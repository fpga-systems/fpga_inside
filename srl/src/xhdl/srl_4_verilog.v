==> flow/design.v <==
`timescale 1ns / 1ps
module srl_4_verilog(
    input id,
    input iclk,
    output oq
    );
    parameter SRL_LENGTH = 128;
    reg [SRL_LENGTH-1:0] dff;
    integer i;
    always @(posedge iclk) begin
    	dff[0] <= id;
    	for (i = 0; i < SRL_LENGTH-1; i = i+1) begin
    		dff[i + 1] <= dff[i];
    	end
    end
    assign oq = dff[SRL_LENGTH-1];
endmodule
# From RTL to reports: srl_4_verilog

The steps from the RTL of srl_4_verilog to its reports follow in flow order.
Line numbers count from 1 in the design file above.
Library cell names are shortened.
Not given: --

Top module: srl_4_verilog
Clock: iclk
Library: sky130hd
Library corner: tt_025C_1v80

# Word level

Source: Yosys, flattened and elaborated, memories not mapped. Widths are those after wreduce; folded enables and synchronous resets count as part of the registers. Registers that Yosys merges into a memory's read port (data or address) are not register bits. Print and check cells do not count. Equal cells are merged and count once.

Cells after elaboration: 1
Word width x clocked read ports: 0
Bits in read-only memories: 0
RAM bits: 0
Memories: 0
Register bits: 128
Bits in latches: 0

Bitwise gates (word level): 0
Equality and inequality tests: 0
Multiplexer cells: 0
Divide/modulo/power cells: 0
Shifts and indexed selects: 0
Add/subtract/negate cells: 0
Reductions and logical operators: 0
Multiply operators: 0
$lt $le $gt $ge: 0

# Longest topological paths

Longest topological path by Yosys (ltp), each cell counted once; first at word level (registers and memories cut), then after technology mapping (sequential cells cut; the memories' decode and read muxes count).

Depth in word-level cells: 0
ABC_AREA: 1
Mapped depth: 0
Gate-level depth less buffers: 0

# Mapped cells and area

Source: synth_stat.txt of the flow (Yosys; design flattened, memories mapped). It holds for the ABC_AREA given above (unset counts as 0); a run with the other value may have another netlist.
Totals and module areas in this step are rounded.

Mapped cells: 128
Mapped area: 2560 um^2
Flip-flops: 128
Buffer cells: 0

Cell types:

| cell    | number | area in all (um^2) |
| dfxtp_1 | 128    | 2.56E+03 |

# Path before layout

OpenSTA on the mapped netlist: ideal clock, no wires. The path of least setup slack (recovery checks aside). Input and output delay are each 20% of the period. Register names are those of the netlist, which keeps one name where synthesis merged equal registers.

Path kind: flip-flop to output port
From: register dff[127]
To: output oq
Delay of the path: 0.331 ns
Buffers on the path: 0
Arrival time: 0.331 ns
Path slack: 0.267 ns
Required time: 0.598 ns
Period: 0.747 ns
External output delay: 0.149 ns
Stages on the path: 1
Synthesis period reached: 0.48 ns

"delay of the path" = arrival - input delay + setup time.
At an output port there is no setup time.
"stages on the path" counts driving pins, that of a launching flip-flop among them; a cell with two outputs on the path counts twice.
"synthesis period reached" = period - worst setup slack (recovery checks aside). The figure is calculated, with input and output delays left at 20% of the set period.

Cells stage by stage: dfxtp_1
Length of the longest elaborated chain: 0
Elaborated cells between the ends (all ways): 0

RTL lines, path post-synthesis:

| element         | RTL line | RTL |
| start, declared | 8        | `reg [SRL_LENGTH-1:0] dff;` |
| start, assigned | 13       | `dff[i + 1] <= dff[i];` |
| end, declared   | 5        | `output oq` |

# Worst path after layout

From the final timing report of stored run 2: the path of least setup slack in the routed layout; clock arrival at registers is part of the times.

Path kind: flip-flop to output port
From: register dff[127]
To: output oq
Period: 0.421 ns
Buffers on the path: 1
Path slack: -0.56 ns
Stages on the path: 2
Required time: 0.34 ns
External output delay: 0.08 ns
Arrival time: 0.90 ns

Cells stage by stage: dfxtp_2 -> buf_6
Length of the longest elaborated chain: 0
Elaborated cells between the ends (all ways): 0

RTL lines, path after layout:

| element         | RTL line | RTL |
| start, declared | 8        | `reg [SRL_LENGTH-1:0] dff;` |
| start, assigned | 13       | `dff[i + 1] <= dff[i];` |
| end, declared   | 5        | `output oq` |

Memo
Re: implementation data of srl_4_verilog

Measured results for srl_4_verilog: 2 stored runs of the Yosys and OpenROAD flow on sky130hd. The settings differ; the order carries no meaning. The constraints put input and output delay at 20% of the set period each and load the outputs with 0.01 pF.
By "power" is meant OpenSTA's value without simulated activity: inputs other than the clock are taken to toggle once in ten clock periods, and the tool carries that through the logic.
Values from the reports are rounded here.
A setting shown as . is not set for that run.
Among the results, . means that no value is shown for the run.

| item                                          | stored run 1 | stored run 2 |
| period_ns                                     | 0.441        | 0.421        |
| CORE_UTILIZATION                              | 65           | 53           |
| SETUP_SLACK_MARGIN                            | 0.05         | -0.04        |
| PLACE_DENSITY_LB_ADDON                        | 0.09         | 0.05         |
| CORE_MARGIN                                   | 7            | 10           |
| CELL_PAD_IN_SITES_DETAIL_PLACEMENT            | 2            | .            |
| ABC_AREA                                      | 1            | 1            |
| CTS_CLUSTER_DIAMETER                          | 353          | 260          |
| CAP_MARGIN                                    | 10           | 20           |
| MIN_ROUTING_LAYER                             | met2         | .            |
| MAX_ROUTING_LAYER                             | met5         | met5         |
| SLEW_MARGIN                                   | 20           | 20           |
| CELL_PAD_IN_SITES_GLOBAL_PLACEMENT            | .            | 2            |
| GPL_TIMING_DRIVEN                             | .            | 0            |
| CTS_CLUSTER_SIZE                              | .            | 44           |
| power (mW)                                    | .            | 27.1         |
| utilization of the finished layout            | .            | 0.697        |
| netlist area reported by Yosys (um^2)         | .            | 2560         |
| overall die area (um^2)                       | .            | 8020         |
| setup slack of the critical path (ns)         | .            | -0.563       |
| final setup TNS (ns)                          | .            | -0.586       |
| standard-cell area of the final layout (um^2) | .            | 3270         |

Stored run 1: no final report: placement broke off with a tool error
