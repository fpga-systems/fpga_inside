==> flow/design.v <==
`timescale 1ns / 1ps
module srl_7_verilog_reset(
    input id,
    input iclk,
	 input ireset,
    output oq
    );
    parameter SRL_LENGTH = 128;
	 (* altera_attribute = "-name AUTO_SHIFT_REGISTER_RECOGNITION ON" *)reg [SRL_LENGTH-1:0] dff;
	 integer i;
    always @(posedge iclk or posedge ireset) begin
    	if (ireset) begin
			dff <= {SRL_LENGTH{1'b1}};
		end else begin
			dff[0] <= id;
			for (i = 0; i < SRL_LENGTH-1; i = i+1) begin
				dff[i + 1] <= dff[i];
			end
		end
    end
    assign oq = dff[SRL_LENGTH-1];
endmodule
* From RTL to reports: srl_7_verilog_reset
What the tools print for srl_7_verilog_reset, step after step. Line numbers count from 1 in the design file above. Library cell names are shortened. A cell with -- has no value.
Set-up: design top srl_7_verilog_reset, clock input iclk, library sky130hd, timing corner tt_025C_1v80

* Elaborated design
Counts by Yosys on the flattened word-level netlist (proc, flatten, opt, wreduce; memories kept). Register bits leave out memories and registers merged into their read ports (data or address); mux counts leave out enables and synchronous resets folded into registers. Print and check cells are left out. Cells with the same type and inputs are merged into one.
Bit counts: register bits after elaboration 128, bits of input ports 3, output and inout port bits 1, cells after elaboration 1

* Longest topological paths
Yosys ltp: most cells in a row. Word level: on the elaborated netlist, between registers, memories and ports. Mapped: between sequential cells and ports; inverters and the memories' decode and read muxes count.
Logic depth: depth after elaboration 0, ABC_AREA 0, gate-level depth with buffers 1, gate-level depth less buffers 1

* Synthesis result
Source: synth_stat.txt of the flow (Yosys; design flattened, memories mapped). It holds for the ABC_AREA given above (unset counts as 0); a run with the other value may have another netlist.
Cell types:
- dfstp_2 | number 128, area in all 3.36E+03 um2
- inv_1 | number 1, area in all 3.754 um2
Synthesis totals: cells in the netlist 129, mapped area 3367.0 um2, sequential part of the area 3363.2 um2, mapped flip-flops 128, buffers 0

* Timing after synthesis
Path of least setup slack by OpenSTA after synthesis, without wires, with an ideal clock, recovery checks aside; 20% of the period is set as input and as output delay. Where synthesis merged equal registers, the netlist keeps one of their names.
Path post-synthesis: path kind flip-flop to output port, start reg dff[127], end out oq, period 0.626 ns, output delay 0.125 ns, launch time at the first pin 0.000 ns, arrival time 0.520 ns, required time 0.501 ns, path slack -0.019 ns, path delay 0.520 ns, stages 1, path buffers 0, synthesis period reached 0.645 ns
"path delay" is the arrival time less input delay plus setup time. At an output port there is no setup time. "stages": output pins that drive a net of the path, with the launching flip-flop's if there is one; two outputs of one cell count as two. "synthesis period reached" is the clock period less the worst setup slack; recovery checks do not enter. This is arithmetic on one report: input and output delays are still those of the set period (20% each).
Between the ends, post-synthesis: cells stage by stage dfstp_2, cells in the longest elaborated chain 0, elaborated cells on any way between the ends 0, RTL lines with such cells 0
RTL lines, path post-synthesis:
- start, declared | RTL line 9 | (* altera_attribute = "-name AUTO_SHIFT_REGISTER_RECOGNITION ON" *)reg [SRL_LENGTH-1:0] dff;
- start, assigned | RTL line 13 | dff <= {SRL_LENGTH{1'b1}};
- start, assigned | RTL line 17 | dff[i + 1] <= dff[i];
- end, declared | RTL line 6 | output oq

* Worst path after layout
Path of least setup slack in the final report of flow run A (OpenROAD, finished layout, wires in). Where an end is a register, its clock arrival counts in the times.
Path post-layout: path kind flip-flop to output port, start reg dff[127], end out oq, period 0.957 ns, output delay 0.19 ns, launch time at the first pin 0.49 ns, arrival time 1.11 ns, required time 0.77 ns, path slack -0.34 ns, stages 2, path buffers 1
Between the ends, post-layout: cells stage by stage dfstp_2 -> buf_6, cells in the longest elaborated chain 0, elaborated cells on any way between the ends 0, RTL lines with such cells 0
RTL lines, path post-layout:
- start, declared | RTL line 9 | (* altera_attribute = "-name AUTO_SHIFT_REGISTER_RECOGNITION ON" *)reg [SRL_LENGTH-1:0] dff;
- start, assigned | RTL line 13 | dff <= {SRL_LENGTH{1'b1}};
- start, assigned | RTL line 17 | dff[i + 1] <= dff[i];
- end, declared | RTL line 6 | output oq

Data sheet: physical implementation of srl_7_verilog_reset

Measured data: module srl_7_verilog_reset, platform sky130hd, 2 stored runs of the flow under differing settings, order arbitrary. Input and output delays are each 20% of the period that was set; the output load is 0.01 pF.
"period reached" is the run's clock period less its worst setup slack. It is reckoned from that one timing run; input and output delays stay at 20% of the period that was set.
"power": no workload was simulated; the value follows from the tool's default switching activity.

* Flow run A | settings: period_ns 0.957; CORE_UTILIZATION 49; SETUP_SLACK_MARGIN 0.28; PLACE_DENSITY_LB_ADDON 0.05; CORE_MARGIN 3; TNS_END_PERCENT 90; GPL_ROUTABILITY_DRIVEN 0; CAP_MARGIN 20; MAX_ROUTING_LAYER met5; SLEW_MARGIN 20 | results: cell area after synthesis 3367.0 um2; area inside the die boundary 7902.3 um2; standard-cell area after routing 4150.2 um2; worst setup slack after layout -0.340 ns; setup total negative slack -0.340 ns; power 12044 µW; period reached 1.297 ns
* Flow run B | settings: period_ns 0.812; CORE_UTILIZATION 50; HOLD_SLACK_MARGIN 0.26; CORE_MARGIN 3; TNS_END_PERCENT 90; ABC_AREA 0; CAP_MARGIN 20; SLEW_MARGIN 20 | results: cell area after synthesis 3367.0 um2; area inside the die boundary 7754.6 um2; standard-cell area after routing 4180.3 um2; worst setup slack after layout -0.450 ns; setup total negative slack -0.450 ns; power 14285 µW; period reached 1.262 ns
